==> flow/design.v <==
`timescale 1ns / 1ps
module ifu(clk,reset,npc_sel,zero,insout,j,t0,rs_in,jal,jr,pc_new,condition);
    input clk,reset,npc_sel,zero,j,jal,jr,condition;
    output [31:0]insout;       
    output [31:0]t0,rs_in,pc_new;
    reg [31:0]pc;                
    reg [7:0]im[1023:0];        
    wire [31:0]t2,t1,beq_offset;
    wire [15:0]imm;
    assign insout={im[pc[9:0]],im[pc[9:0]+1],im[pc[9:0]+2],im[pc[9:0]+3]};
    assign imm=insout[15:0];
    assign beq_offset={ {14{imm[15]}} , imm , 2'b00};
    assign t0=pc+4;
    assign t1=t0+beq_offset;
    assign t2={t0[31:28],insout[25:0],2'b00};
    assign pc_new = jr? rs_in : ( (j||jal)? t2:( ( (npc_sel&&zero) || condition )?t1:t0 ) );
    always@(posedge clk,posedge reset)  
    begin
        if(reset) pc=32'h0000_3000;
        else pc=pc_new;
    end
 endmodule
* Reports on ifu
The steps from the RTL of ifu to its reports follow in flow order. Lines are those of the file above, counted from 1. Operators carry their Yosys type and port widths (W data, S select, Z words). Cell names lack the library's common part. The mark -- stands for no value.
Inputs: design top ifu, clock port clk, standard-cell library sky130hd, library corner tt_025C_1v80

* Word-level counts
Counts by Yosys on the flattened word-level netlist (proc, flatten, opt, wreduce; memories kept). Register bits leave out memories and registers merged into their read ports (data or address); mux counts leave out enables and synchronous resets folded into registers. Print and check cells are left out. Cells with the same type and inputs are merged into one.
Operators by class: reductions and logical operators 3, add/sub/neg operators 2, multiplexer cells 3
Operator list (count):
- $mux W32 | 3
- $add A32 B3 Y32 const B | 1
- $add A32 B32 Y32 const B | 1
- $logic_or A1 B1 Y1 | 2
- $logic_and A1 B1 Y1 | 1
Word-level totals: flip-flop bits (word level) 32, input bits 8, output and inout port bits 128, word-level cells 9

* Logic depth
Longest topological path by Yosys (ltp), each cell counted once; first at word level (registers and memories cut), then after technology mapping (sequential cells cut; the memories' decode and read muxes count).
Depth: depth after elaboration 5, ABC_AREA 0, gate-level depth with buffers 6, depth with buffers taken out 5

* Netlist
The flow's flattened synthesis, as Yosys stat reports it; memories are mapped. The netlist is that of the ABC_AREA named above (0 if unset); the other value can give another one.
Mapped netlist: buffers 75, standard cells after synthesis 236, area of sequential cells 803.3 µm², chip area (Yosys) 2183.3 µm², flip-flop cells 32
Cells by type:
- dfrtp_1 | count 30, total area 750.72 µm²
- buf_4 | count 70, total area 525.504 µm²
- xnor2_1 | count 17, total area 148.893 µm²
- and2_1 | count 17, total area 106.352 µm²
- nand3_1 | count 14, total area 70.067 µm²
- nand2_1 | count 16, total area 60.058 µm²
- dfstp_2 | count 2, total area 52.55 µm²
- nand4_1 | count 8, total area 50.048 µm²
- o31ai_1 | count 6, total area 45.043 µm²
- or4_1 | count 6, total area 45.043 µm²
- a21oi_1 | count 7, total area 35.034 µm²
- and4_1 | count 4, total area 35.034 µm²
- xor2_1 | count 4, total area 35.034 µm²
- mux2i_1 | count 3, total area 30.029 µm²
- and3_1 | count 4, total area 25.024 µm²
- or3_1 | count 4, total area 25.024 µm²
- nor4_1 | count 3, total area 18.768 µm²
- clkbuf_1 | count 4, total area 15.014 µm²
Not listed: further types 11, cells in them 17.

* Worst setup path after synthesis
OpenSTA on the mapped netlist: ideal clock, no wires. The path of least setup slack (recovery checks aside). Input and output delay are each 20% of the period. Register names are those of the netlist, which keeps one name where synthesis merged equal registers.
Path after synthesis: kind reg2out, start point reg pc[12], end point out pc_new[19], stages on the path 6, external output delay 530 ps, time at the first pin 0 ps, required time 2120 ps, delay of the path 1910 ps, setup slack 210 ps, period 2650 ps, path buffers 1, arrival time 1910 ps, period reached after synthesis 2440 ps
"delay of the path" = arrival - input delay + setup time. A path that ends at an output port has no setup time. "stages on the path" counts driving pins, that of a launching flip-flop among them; a cell with two outputs on the path counts twice. "period reached after synthesis" = period - worst setup slack (recovery checks aside). The figure is calculated, with input and output delays left at 20% of the set period. Between the ends stands the longest chain of elaborated cells between them, by number of cells; it is not shown to be the way that was timed. Of several equally long chains one is given. Each line given opens the expression or statement behind the cell; cells for indexed reads and writes are added by Yosys, which also makes memories of some case tables.
On the way, after synthesis: cell sequence dfstp_2 nand4_2 or3_4 buf_6 or4_1 a21oi_1, length of the longest elaborated chain 5, elaborated cells on any way between the ends 5, source lines of those cells 3, those cells by class 2 x add/sub; 3 x mux
RTL lines, path after synthesis:
- from (decl) | RTL line 6 | reg [31:0]pc;
- from (assign) | RTL line 19 | if(reset) pc=32'h0000_3000;
- from (assign) | RTL line 20 | else pc=pc_new;
- $add A32 B3 Y32 | RTL line 13 | assign t0=pc+4;
- $add A32 B32 Y32 | RTL line 14 | assign t1=t0+beq_offset;
- $mux W32 x3 | RTL line 16 | assign pc_new = jr? rs_in : ( (j||jal)? t2:( ( (npc_sel&&zero) || condition )?t1:t0 ) );
- to (decl) | RTL line 5 | output [31:0]t0,rs_in,pc_new;

* Worst path after layout
Path of least setup slack in the final report of run 1 (OpenROAD, finished layout, wires in). Where an end is a register, its clock arrival counts in the times. The path's times are printed in steps of 10 ps; the period is the one set.
Path post-layout: kind reg2out, start point reg pc[12], end point out pc_new[22], setup slack -190 ps, period 3160 ps, time at the first pin 280 ps, external output delay 630 ps, stages on the path 6, required time 2530 ps, arrival time 2720 ps, path buffers 1
Between the ends stands the longest chain of elaborated cells between them, by number of cells; it is not shown to be the way that was timed. Of several equally long chains one is given.
On the way, post-layout: cell sequence dfstp_2 nand4_2 or3_4 or4_1 a21oi_2 clkdlybuf4s50_1, length of the longest elaborated chain 5, elaborated cells on any way between the ends 5, source lines of those cells 3, those cells by class 2 x add/sub; 3 x mux
RTL lines, path post-layout:
- from (decl) | RTL line 6 | reg [31:0]pc;
- from (assign) | RTL line 19 | if(reset) pc=32'h0000_3000;
- from (assign) | RTL line 20 | else pc=pc_new;
- $add A32 B3 Y32 | RTL line 13 | assign t0=pc+4;
- $add A32 B32 Y32 | RTL line 14 | assign t1=t0+beq_offset;
- $mux W32 x3 | RTL line 16 | assign pc_new = jr? rs_in : ( (j||jal)? t2:( ( (npc_sel&&zero) || condition )?t1:t0 ) );
- to (decl) | RTL line 5 | output [31:0]t0,rs_in,pc_new;

Ticket comment

Measured results for ifu: 2 stored runs of the Yosys and OpenROAD flow on sky130hd. The settings differ; the order carries no meaning. The constraints put input and output delay at 20% of the set period each and load the outputs with 0.01 pF.

* Run 1 | settings: period_ns 3.16; CORE_UTILIZATION 54; SETUP_SLACK_MARGIN -0.29; PLACE_DENSITY 0.85; CORE_MARGIN 9; CELL_PAD_IN_SITES_GLOBAL_PLACEMENT 1; TNS_END_PERCENT 85; ABC_AREA 0; CTS_CLUSTER_SIZE 81; CAP_MARGIN 35; SLEW_MARGIN 40; MIN_ROUTING_LAYER met2; MAX_ROUTING_LAYER met5 | results: utilization after layout 74.0 %; worst setup slack after layout -193 ps; total negative setup slack -1251 ps; chip area in the Yosys report 2183.3 µm²; die footprint 6656.1 µm²; standard-cell area of the final layout 2791.4 µm²; post-route worst hold slack 497 ps
* Run 2 | settings: period_ns 3.24; CORE_UTILIZATION 35; SETUP_SLACK_MARGIN 0.08; PLACE_DENSITY_LB_ADDON 0.11; CORE_MARGIN 2; CELL_PAD_IN_SITES_DETAIL_PLACEMENT 2; TNS_END_PERCENT 60; ABC_AREA 0; GPL_TIMING_DRIVEN 1; GPL_ROUTABILITY_DRIVEN 1; MIN_ROUTING_LAYER met1; CAP_MARGIN 20; SLEW_MARGIN 20 | results: utilization after layout 47.8 %; worst setup slack after layout 91 ps; total negative setup slack 0 ps; chip area in the Yosys report 2183.3 µm²; die footprint 6885.7 µm²; standard-cell area of the final layout 2864.0 µm²; post-route worst hold slack 511 ps
